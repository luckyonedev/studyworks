==> flow/design.v <==
module ram #(
    parameter word_size   = 27,
    parameter word_amount = 37
) (
    input logic [$clog2(word_amount)-1:0] address,   
    input logic select,   
    input logic operation,   
    input logic [word_size-1:0] wdata,   
    output logic [word_size-1:0] rdata   
);
  logic [word_amount-1:0][word_size-1:0] memory;
  always @(posedge select) begin
    if (operation == 0) begin
      rdata = memory[address];
    end else begin
      memory[address] = wdata;
    end
  end
endmodule
== Reports on ram ==
What the tools print for ram, step after step.
Line numbers count from 1 in the design file above.
Library cell names are shortened.
Not given: --
Design
  design top: ram
  clock port: select
  library: sky130hd
  corner: tt_025C_1v80

== Word-level counts ==
Yosys after proc, flatten, opt, wreduce and memory -nomap, before mapping. Enables and synchronous resets that opt folds into registers are not counted as muxes. Memory bits, and registers merged into a memory's read port (data or address), are not among the register bits. Print and check cells are not counted. Equal cells are merged and count once.
Bit counts
  register bits: 1026
  input port bits: 35
  output and inout bits: 27
  cells after elaboration: 10
Cells by class
  add/sub/neg operators: 1
  multiply operators: 1
  shift operators: 3
  bitwise operators: 3
Operators by type and width (number)
  variable shift 27 x 33 -> 999 bit: 1
  variable shift 27 x 33 -> 999 bit (first input constant): 1
  variable part select 999 x 32 -> 27 bit: 1
  bitwise AND 999 bit: 1
  OR 999 bit: 1
  NOT 999 bit: 1
  multiplier 6 x 5 -> 11 bit (second input constant): 1
  negator 11 -> 33 bit: 1

== Logic depth ==
Depth = most cells in a row (Yosys ltp): at word level without a register or memory, in the mapped netlist without a sequential cell, where the memories' decode and read muxes count.
Depth
  word-level depth: 6
  ABC_AREA: 0
  depth in mapped cells: 14
  gate-level depth less buffers: 7

== Netlist ==
Source: synth_stat.txt of the flow (Yosys; design flattened, memories mapped). It holds for the ABC_AREA given above (unset counts as 0); a run with the other value may have another netlist.
Totals and module areas in this step are rounded.
Cells by type
  edfxtp_1: number 1026, area in all 3.08E+04 um^2
  a22o_1: number 741, area in all 6.49E+03 um^2
  mux4_2: number 142, area in all 3.2E+03 um^2
  mux2_2: number 283, area in all 3.19E+03 um^2
  mux2i_1: number 209, area in all 2.09E+03 um^2
  clkbuf_1: number 208, area in all 780.749 um^2
  a22oi_1: number 97, area in all 728.198 um^2
  buf_2: number 72, area in all 360.346 um^2
  buf_6: number 28, area in all 315.302 um^2
  nand3_1: number 62, area in all 310.298 um^2
  o22ai_1: number 35, area in all 218.96 um^2
  buf_1: number 53, area in all 198.941 um^2
  nor2_1: number 45, area in all 168.912 um^2
  nor3_4: number 10, area in all 162.656 um^2
  a211o_1: number 18, area in all 157.651 um^2
  a21oi_1: number 30, area in all 150.144 um^2
  nand4_1: number 21, area in all 131.376 um^2
  nor4_4: number 6, area in all 127.622 um^2
Not listed: further types 40, cells in them 141.
Mapped netlist
  mapped cells: 3227
  cell area after synthesis: 51000 um^2
  sequential area: 31000 um^2
  flip-flops: 1026
  buffer cells: 367

== Timing after synthesis ==
OpenSTA on the mapped netlist: ideal clock, no wires. The path of least setup slack (recovery checks aside). Input and output delay are each 20% of the period. Register names are those of the netlist, which keeps one name where synthesis merged equal registers.
Path post-synthesis
  path type: input-to-reg
  from: input address[1]
  to: register memory
  clock period: 4.22 ns
  external input delay: 0.844 ns
  library setup time: 0.260 ns
  launch time at the first pin: 0.844 ns
  data arrival time: 3.997 ns
  data required time: 3.960 ns
  path slack: -0.037 ns
  path delay: 3.413 ns
  stages on the path: 13
  path buffers: 6
  synthesis period reached: 4.257 ns
"path delay" = arrival - input delay + setup time.
"stages on the path" counts driving pins, that of a launching flip-flop among them; a cell with two outputs on the path counts twice.
"synthesis period reached" = period - worst setup slack (recovery checks aside). The figure is calculated, with input and output delays left at 20% of the set period.
Where an end lacks its bit number, it is one bit of the signal, or one of the new flip-flops if synthesis recoded a state register.
The rows between start and end are the longest chain of elaborated cells between them; the timing report does not say that the signal goes this way. Where chains are equally long, one stands for them.
A line is the first line of the expression or statement that the cell stems from. Yosys adds cells for indexed reads and writes and turns some case tables into memories.
On the way, post-synthesis
  cell sequence: buf_6 -> clkbuf_1 -> clkbuf_1 -> clkbuf_1 -> inv_1 -> ha_1 -> nor3b_2 -> xnor2_4 -> and3_1 -> and3_1 -> buf_2 -> buf_1 -> mux2_2
  length of the longest elaborated chain: 6
  elaborated cells on any way between the ends: 7
  classes of those cells: 1 x add/sub; 1 x mul; 2 x shift; 3 x logic
RTL lines, path post-synthesis
  start, declared: RTL line 5  | input logic [$clog2(word_amount)-1:0] address,
  multiplier 6 x 5 -> 11 bit: RTL line 16  | memory[address] = wdata;
  negator 11 -> 33 bit: RTL line 16
  variable shift 27 x 33 -> 999 bit: RTL line 16
  NOT 999 bit: RTL line 16
  bitwise AND 999 bit: RTL line 16
  OR 999 bit: RTL line 16
  end, assigned: RTL line 16
  end, declared: RTL line 11  | logic [word_amount-1:0][word_size-1:0] memory;

== Path in the finished layout ==
From the final timing report of flow run 1: the path of least setup slack in the routed layout; clock arrival at registers is part of the times.
Path after layout
  path type: input-to-reg
  from: input address[0]
  to: register rdata[7]
  clock period: 2.74 ns
  external input delay: 0.55 ns
  library setup time: 0.28 ns
  launch time at the first pin: 0.55 ns
  data arrival time: 2.77 ns
  data required time: 3.18 ns
  path slack: 0.41 ns
  stages on the path: 9
  path buffers: 4
The rows between start and end are the longest chain of elaborated cells between them; the timing report does not say that the signal goes this way. Where chains are equally long, one stands for them.
On the way, after layout
  cell sequence: buf_8 -> buf_4 -> buf_12 -> mux4_2 -> o22ai_1 -> o21ai_0 -> buf_4 -> nand3_1 -> nand3_1
  length of the longest elaborated chain: 2
  elaborated cells on any way between the ends: 2
  classes of those cells: 1 x mul; 1 x shift
RTL lines, path after layout
  start, declared: RTL line 5  | input logic [$clog2(word_amount)-1:0] address,
  multiplier 6 x 5 -> 11 bit: RTL line 14  | rdata = memory[address];
  variable part select 999 x 32 -> 27 bit: RTL line 14
  end, assigned: RTL line 14
  end, declared: RTL line 9  | output logic [word_size-1:0] rdata

==> runs of ram <==
ram through Yosys and OpenROAD on sky130hd: 2 stored runs, unordered, with their settings and measured results. The constraints put input and output delay at 20% of the set period each and load the outputs with 0.01 pF.
By "worst setup path time" is meant the share of the clock period that the worst setup path is allowed (20% is reserved at inputs, 20% at outputs), minus its slack. Clock arrival times at its registers enter into it.
The results are shown rounded.

Flow run 1
==> flow/run.sh <==
#!/bin/bash
# the make line also repeats the synthesis and layout settings of config.mk as NAME=value (left out here)
make -C /OpenROAD-flow-scripts/flow DESIGN_CONFIG=/design/flow/config.mk WORK_HOME=/design/flow/orfs CLKGATE_MAP_FILE= finish
==> flow/config.mk <==
export PLATFORM = sky130hd
export DESIGN_NAME = ram
export DESIGN_NICKNAME = ram
export VERILOG_FILES = /design/flow/design.v
export SDC_FILE = /design/flow/constraint.sdc
export NUM_CORES = 4
export LEC_CHECK = 0
export CAP_MARGIN = 40
export CORE_MARGIN = 8
export CORE_UTILIZATION = 35
export CTS_CLUSTER_DIAMETER = 319
export CTS_CLUSTER_SIZE = 13
export GPL_ROUTABILITY_DRIVEN = 1
export GPL_TIMING_DRIVEN = 1
export PLACE_DENSITY_LB_ADDON = 0.26
export SETUP_SLACK_MARGIN = 0.4
export SLEW_MARGIN = 5
==> flow/constraint.sdc <==
create_clock -name core_clock -period 2.74 [get_ports {select}]
set_input_delay 0.5480 -clock core_clock [delete_from_list [all_inputs] [get_ports {select}]]
set_output_delay 0.5480 -clock core_clock [all_outputs]
set_load 0.01 [all_outputs]

==> results of flow run 1 <==
chip area after synthesis (Yosys): 51,000 um^2
die area: 160,000 um^2
standard-cell area of the final layout: 59,000 um^2
worst setup slack after layout: 0.41 ns
total negative slack: 0.000 ns
worst hold slack: 0.26 ns
worst setup path time: 1.78 ns
worst setup path kind: input-to-reg

Flow run 2
==> flow/run.sh <==
#!/bin/bash
# the make line also repeats the synthesis and layout settings of config.mk as NAME=value (left out here)
make -C /OpenROAD-flow-scripts/flow DESIGN_CONFIG=/design/flow/config.mk WORK_HOME=/design/flow/orfs CLKGATE_MAP_FILE= finish
==> flow/config.mk <==
export PLATFORM = sky130hd
export DESIGN_NAME = ram
export DESIGN_NICKNAME = ram
export VERILOG_FILES = /design/flow/design.v
export SDC_FILE = /design/flow/constraint.sdc
export NUM_CORES = 4
export LEC_CHECK = 0
export CAP_MARGIN = 0
export CELL_PAD_IN_SITES_DETAIL_PLACEMENT = 0
export CORE_ASPECT_RATIO = 0.86
export CORE_MARGIN = 2
export CORE_UTILIZATION = 63
export GPL_ROUTABILITY_DRIVEN = 0
export MAX_ROUTING_LAYER = met5
export PLACE_DENSITY_LB_ADDON = 0.22
export SETUP_SLACK_MARGIN = 1.04
export SLEW_MARGIN = 30
export TNS_END_PERCENT = 15
==> flow/constraint.sdc <==
create_clock -name core_clock -period 6.52 [get_ports {select}]
set_input_delay 1.3040 -clock core_clock [delete_from_list [all_inputs] [get_ports {select}]]
set_output_delay 1.3040 -clock core_clock [all_outputs]
set_load 0.01 [all_outputs]

==> results of flow run 2 <==
chip area after synthesis (Yosys): 51,000 um^2
die area: 83,000 um^2
standard-cell area of the final layout: 55,000 um^2
worst setup slack after layout: 1.8 ns
total negative slack: 0.000 ns
worst hold slack: 0.57 ns
worst setup path time: 3.44 ns
worst setup path kind: input-to-reg

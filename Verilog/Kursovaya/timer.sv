==> flow/design.v <==
module timer #(
    parameter timerBaseAddr = 0,
    parameter timerbits = 8,
    parameter addrWidth = 2
) (
    input sel,
    enable,
    reset,
    clk,
    write,
    input logic [addrWidth-1:0] addr,
    input logic [timerbits-1:0] wdata,
    output logic [timerbits-1:0] rdata,
    output logic ready,
    slverr
);
  localparam STATE_IDLE = 0;
  localparam STATE_SETUP = 1;
  localparam STATE_WRITE = 2;
  localparam STATE_READ = 3;
  localparam CTR_STATUS_ADDR = timerBaseAddr;
  localparam CTR_GOAL_ADDR = timerBaseAddr + 1;
  localparam CTR_CURR_ADDR = timerBaseAddr + 2;
  localparam CTR_STATUS_START = 0;
  localparam CTR_STATUS_PAUSE = 1;
  localparam CTR_STATUS_STATE = 2;
  localparam CTR_STATE_LEN = 2;
  logic [1:0] apb_state;
  logic [timerbits-1:0] current_value;
  logic [timerbits-1:0] max_value;
  localparam CTR_IDLE = 2'b00;
  localparam CTR_RUNNING = 2'b01;
  localparam CTR_COMPLETE = 2'b10;
  logic [3:0] state_bits;
  always @(posedge clk) begin
    if (!reset) begin
      apb_state <= STATE_IDLE;
      current_value <= 0;
      max_value <= 0;
      state_bits <= 0;
    end
    if (state_bits[CTR_STATUS_STATE+:CTR_STATE_LEN] == CTR_RUNNING && current_value == max_value)
      state_bits[CTR_STATUS_STATE+:CTR_STATE_LEN] <= CTR_COMPLETE;
    if (state_bits[CTR_STATUS_STATE+:CTR_STATE_LEN] == CTR_RUNNING && !state_bits[CTR_STATUS_PAUSE])
      current_value <= current_value + 8'b00000001;
    if (addr >= timerBaseAddr && addr <= timerBaseAddr + 2) begin
      case (apb_state)
        STATE_IDLE: begin
          rdata  <= 0;
          slverr <= 0;
          ready  <= 0;
          if (sel) apb_state <= STATE_SETUP;
        end
        STATE_SETUP: begin
          if (sel && enable) begin
            if (write) begin
              apb_state <= STATE_WRITE;
            end else begin
              apb_state <= STATE_READ;
            end
          end
        end
        STATE_WRITE: begin
          ready <= 1;
          if (sel && enable) begin
            case (addr)
              CTR_STATUS_ADDR: begin
                state_bits[CTR_STATUS_START] <= wdata[0];
                state_bits[CTR_STATUS_PAUSE] <= wdata[1];
                if (wdata[CTR_STATUS_START] == 1)
                  state_bits[CTR_STATUS_STATE+:CTR_STATE_LEN] <= CTR_RUNNING;
                else begin
                  current_value <= 0;
                  state_bits[CTR_STATUS_STATE+:CTR_STATE_LEN] <= CTR_IDLE;
                end
              end
              CTR_GOAL_ADDR: begin
                max_value <= wdata;
              end
              CTR_CURR_ADDR: begin
                slverr <= 1;
              end
            endcase
          end else apb_state <= STATE_IDLE;
        end
        STATE_READ: begin
          ready <= 1;
          if (sel && enable) begin
            case (addr)
              CTR_STATUS_ADDR: begin
                rdata <= state_bits;
              end
              CTR_GOAL_ADDR: begin
                rdata <= max_value;
              end
              CTR_CURR_ADDR: begin
                rdata <= current_value;
              end
            endcase
          end else apb_state <= STATE_IDLE;
        end
        default: begin
          apb_state <= STATE_IDLE;
        end
      endcase
    end
  end
endmodule
* From RTL to reports: timer
What the tools print for timer, step after step.
Lines are those of the file above, counted from 1.
A cell with n/a has no value.
- Top :: timer
- Clock input :: clk
- Cell library :: sky130hd
- Corner :: tt_025C_1v80

* After elaboration
Source: Yosys, flattened and elaborated, memories not mapped. Widths are those after wreduce. Registers that Yosys merges into a memory's read port (data or address) are not register bits. Print and check cells do not count. Equal cells are merged and count once.
- $add $sub $neg :: 1
- Multipliers :: 0
- Equal/unequal tests :: 11
- Multiplexer cells :: 43
- Shifts and indexed selects :: 0
- Reductions and logical operators :: 14
- $lt $le $gt $ge :: 2
- Bitwise gates (word level) :: 0
- Div/mod/pow operators :: 0
** Operator list (count)
- 2-to-1 mux 8 bit :: 13
- parallel mux 8 bit (select 3 bit) :: 1
- 2-to-1 mux 2 bit :: 11
- parallel mux 8 bit (select 2 bit) :: 1
- 2-to-1 mux 1 bit :: 14
- AND reduction 4 bit :: 2
- adder 8 x 1 -> 8 bit with constant B :: 1
- == test 8 bit :: 1
- == test 2 x 1 -> 1 bit with constant B :: 3
- == test 2 bit with constant B :: 3
- nonzero test 2 bit :: 3
- parallel mux 2 bit (select 3 bit) :: 1
- logical AND 1 bit :: 4
- inequality test 2 bit with constant B :: 2
- zero test 2 bit :: 2
- inequality test 4 bit with constant B :: 1
- parallel mux 1 bit (select 2 bit) :: 2
- greater-or-equal comparator 2 x 1 -> 1 bit with constant B :: 1
- inequality test 2 x 1 -> 1 bit with constant B :: 1
- less-or-equal comparator 2 bit with constant B :: 1
- AND reduction 2 bit :: 1
- OR reduction 2 bit :: 1
- zero test 1 bit :: 1
- Word width x clocked read ports :: 0
- Latch bits :: 0
- Bits in writable memories :: 0
- Memory bits (read-only) :: 0
- Bits in registers :: 32
- Memories kept :: 0

* Depth
Longest topological path by Yosys (ltp), each cell counted once; first at word level (registers and memories cut), then after technology mapping (sequential cells cut; the memories' decode and read muxes count).
- Word-level depth :: 8
- ABC_AREA :: 1
- Mapped depth :: 9

* Mapped cells and area
Source: synth_stat.txt of the flow (Yosys; design flattened, memories mapped). It holds for the ABC_AREA given above (unset counts as 0); a run with the other value may have another netlist.
** Cell types
- sky130_fd_sc_hd__dfxtp_1 :: count 24, area in all 480.461 um2
- sky130_fd_sc_hd__edfxtp_1 :: count 10, area in all 300.288 um2
- sky130_fd_sc_hd__nand2_1 :: count 77, area in all 289.027 um2
- sky130_fd_sc_hd__inv_1 :: count 41, area in all 153.898 um2
- sky130_fd_sc_hd__nor2_1 :: count 23, area in all 86.333 um2
- sky130_fd_sc_hd__a21oi_1 :: count 14, area in all 70.067 um2
- sky130_fd_sc_hd__ha_1 :: count 5, area in all 62.56 um2
- sky130_fd_sc_hd__o31ai_1 :: count 8, area in all 60.058 um2
- sky130_fd_sc_hd__o21ai_0 :: count 11, area in all 55.053 um2
- sky130_fd_sc_hd__nand3_1 :: count 10, area in all 50.048 um2
- sky130_fd_sc_hd__nand2_4 :: count 3, area in all 33.782 um2
- sky130_fd_sc_hd__o22ai_1 :: count 5, area in all 31.28 um2
- sky130_fd_sc_hd__o211ai_1 :: count 3, area in all 22.522 um2
- sky130_fd_sc_hd__xor2_1 :: count 2, area in all 17.517 um2
- sky130_fd_sc_hd__nor3_4 :: count 1, area in all 16.266 um2
- sky130_fd_sc_hd__buf_6 :: count 1, area in all 11.261 um2
- sky130_fd_sc_hd__inv_2 :: count 3, area in all 11.261 um2
- sky130_fd_sc_hd__nor2_4 :: count 1, area in all 11.261 um2
Other cell types: 8; their cells: 9.
- Mapped area :: 1823.0 um2
- Mapped flip-flops :: 34
- Buffer cells :: 2
- Standard cells after synthesis :: 251

* Worst setup path after synthesis
OpenSTA on the mapped netlist: ideal clock, no wires. The path of least setup slack (recovery checks aside). Input and output delay are each 20% of the period. Register names are those of the netlist, which keeps one name where synthesis merged equal registers.
- Path type :: input-to-reg
- Start point :: input addr[0]
- End point :: register rdata[0]
- Delay of the path :: 1.253 ns
- Stages :: 4
- Arrival time :: 1.184 ns
- Time at the first pin :: 0.306 ns
- Required time :: 1.155 ns
- Setup time :: 0.375 ns
- Path slack :: -0.029 ns
- Period :: 1.53 ns
- Buffers on the path :: 0
- Period reached after synthesis :: 1.559 ns
"delay of the path" is the arrival time less input delay plus setup time.
"stages": output pins that drive a net of the path, with the launching flip-flop's if there is one; two outputs of one cell count as two.
"period reached after synthesis" = period - worst setup slack (recovery checks aside). The figure is calculated, with input and output delays left at 20% of the set period.
Between the ends stands the longest chain of elaborated cells between them, by number of cells; it is not shown to be the way that was timed. Of several equally long chains one is given.
Each line given opens the expression or statement behind the cell; cells for indexed reads and writes are added by Yosys, which also makes memories of some case tables.
At most two assigning lines are given for a register; there are more.
The path ends at the enable pin of a flip-flop; only ways to that pin are counted.
- Cells stage by stage :: sky130_fd_sc_hd__ha_1 sky130_fd_sc_hd__inv_2 sky130_fd_sc_hd__o21ai_0 sky130_fd_sc_hd__a21oi_1
- Cells in the longest elaborated chain :: 3
** Ends and longest elaborated chain, post-synthesis
- start: declaration :: line 11 : input logic [addrWidth-1:0] addr,
- greater-or-equal comparator 2 x 1 -> 1 bit :: line 46 : if (addr >= timerBaseAddr && addr <= timerBaseAddr + 2) begin
- logical AND 1 bit :: line 46
- AND reduction 4 bit
- end: assignment :: line 91 : rdata <= state_bits;
- end: assignment :: line 94 : rdata <= max_value;
- end: declaration :: line 13 : output logic [timerbits-1:0] rdata,

* Path in the finished layout
Path of least setup slack in the final report of flow run A (OpenROAD, finished layout, wires in). Where an end is a register, its clock arrival counts in the times.
- Path type :: reg-to-reg
- Start point :: register state_bits[3]
- End point :: register current_value[6]
- Period :: 1.1 ns
- Buffers on the path :: 0
- Arrival time :: 1.28 ns
- Setup time :: 0.09 ns
- Required time :: 1.30 ns
- Path slack :: 0.01 ns
- Time at the first pin :: 0.28 ns
- Stages :: 7
Between the ends stands the longest chain of elaborated cells between them, by number of cells; it is not shown to be the way that was timed. Of several equally long chains one is given.
At most two assigning lines are given for a register; there are more.
- Cells stage by stage :: sky130_fd_sc_hd__dfxtp_2 sky130_fd_sc_hd__inv_4 sky130_fd_sc_hd__nand3_4 sky130_fd_sc_hd__nor3_4 sky130_fd_sc_hd__nand3_1 sky130_fd_sc_hd__nand2_1 sky130_fd_sc_hd__nor2_1
- Cells in the longest elaborated chain :: 8
** Ends and longest elaborated chain, after layout
- start: declaration :: line 34 : logic [3:0] state_bits;
- start: assignment :: line 40 : state_bits <= 0;
- start: assignment :: line 43 : state_bits[CTR_STATUS_STATE+:CTR_STATE_LEN] <= CTR_COMPLETE;
- == test 2 x 1 -> 1 bit :: line 44 : if (state_bits[CTR_STATUS_STATE+:CTR_STATE_LEN] == CTR_RUNNING && !state_bits[CTR_STATUS_PAUSE])
- logical AND 1 bit :: line 44
- 2-to-1 mux 8 bit :: line 44
- 2-to-1 mux 8 bit :: line 70 : if (wdata[CTR_STATUS_START] == 1)
- 2-to-1 mux 8 bit :: line 66 : case (addr)
- 2-to-1 mux 8 bit :: line 65 : if (sel && enable) begin
- 2-to-1 mux 8 bit :: line 47 : case (apb_state)
- 2-to-1 mux 8 bit :: line 46 : if (addr >= timerBaseAddr && addr <= timerBaseAddr + 2) begin
- end: assignment :: line 38 : current_value <= 0;
- end: assignment :: line 45 : current_value <= current_value + 8'b00000001;
- end: declaration :: line 29 : logic [timerbits-1:0] current_value;

==> runs of timer <==
Module timer, platform sky130hd: 2 stored runs of the flow (Yosys, OpenROAD) with differing settings, in no particular order. Input and output delays are each 20% of the period that was set; the output load is 0.01 pF.
"clock period reached" is the run's clock period less its worst setup slack. It is reckoned from that one timing run; input and output delays stay at 20% of the period that was set.
"time on the worst setup path": the worst setup path's part of the clock period (all of it between registers, 20% less for each end at a port) less its slack. A launch clock that arrives late makes it longer, a capture clock that arrives late makes it shorter.
By "overall power" is meant OpenSTA's value without simulated activity: inputs other than the clock are taken to toggle once in ten clock periods, and the tool carries that through the logic.

* Flow run A
** Files
==> flow/run.sh <==
#!/bin/bash
# the make line also repeats the synthesis and layout settings of config.mk as NAME=value (left out here)
make -C /OpenROAD-flow-scripts/flow DESIGN_CONFIG=/design/flow/config.mk WORK_HOME=/design/flow/orfs CLKGATE_MAP_FILE= finish
==> flow/config.mk <==
export PLATFORM = sky130hd
export DESIGN_NAME = timer
export DESIGN_NICKNAME = timer
export VERILOG_FILES = /design/flow/design.v
export SDC_FILE = /design/flow/constraint.sdc
export NUM_CORES = 4
export LEC_CHECK = 0
export ABC_AREA = 1
export CAP_MARGIN = 20
export CELL_PAD_IN_SITES_GLOBAL_PLACEMENT = 1
export CORE_MARGIN = 2
export CORE_UTILIZATION = 40
export CTS_CLUSTER_SIZE = 95
export MAX_ROUTING_LAYER = met5
export PLACE_DENSITY_LB_ADDON = 0.16
export SLEW_MARGIN = 5
==> flow/constraint.sdc <==
create_clock -name core_clock -period 1.1 [get_ports {clk}]
set_input_delay 0.2200 -clock core_clock [delete_from_list [all_inputs] [get_ports {clk}]]
set_output_delay 0.2200 -clock core_clock [all_outputs]
set_load 0.01 [all_outputs]
** Results
- Post-synthesis cell area :: 1823.0 um2
- Area inside the die boundary :: 5113.7 um2
- Standard-cell area after routing :: 2621.3 um2
- Utilization in the final report :: 0.598
- Lowest setup slack :: 0.015 ns
- Total negative setup slack :: 0.000 ns
- Worst hold slack :: 0.451 ns
- Overall power :: 0.002638 W
- Clock period reached :: 1.085 ns
- Time on the worst setup path :: 1.09 ns
- Critical path type :: reg-to-reg

* Flow run B
** Files
==> flow/run.sh <==
#!/bin/bash
# the make line also repeats the synthesis and layout settings of config.mk as NAME=value (left out here)
make -C /OpenROAD-flow-scripts/flow DESIGN_CONFIG=/design/flow/config.mk WORK_HOME=/design/flow/orfs CLKGATE_MAP_FILE= finish
==> flow/config.mk <==
export PLATFORM = sky130hd
export DESIGN_NAME = timer
export DESIGN_NICKNAME = timer
export VERILOG_FILES = /design/flow/design.v
export SDC_FILE = /design/flow/constraint.sdc
export NUM_CORES = 4
export LEC_CHECK = 0
export ABC_AREA = 1
export CAP_MARGIN = 20
export CELL_PAD_IN_SITES_DETAIL_PLACEMENT = 1
export CORE_MARGIN = 2
export CORE_UTILIZATION = 30
export CTS_CLUSTER_DIAMETER = 39
export PLACE_DENSITY_LB_ADDON = 0.26
export SLEW_MARGIN = 20
==> flow/constraint.sdc <==
create_clock -name core_clock -period 3.06 [get_ports {clk}]
set_input_delay 0.6120 -clock core_clock [delete_from_list [all_inputs] [get_ports {clk}]]
set_output_delay 0.6120 -clock core_clock [all_outputs]
set_load 0.01 [all_outputs]
** Results
- Post-synthesis cell area :: 1823.0 um2
- Area inside the die boundary :: 6715.8 um2
- Standard-cell area after routing :: 2229.6 um2
- Utilization in the final report :: 0.379
- Lowest setup slack :: 0.877 ns
- Total negative setup slack :: 0.000 ns
- Worst hold slack :: 0.470 ns
- Overall power :: 0.0009374 W
- Clock period reached :: 2.183 ns
- Time on the worst setup path :: 1.57 ns
- Critical path type :: input-to-reg
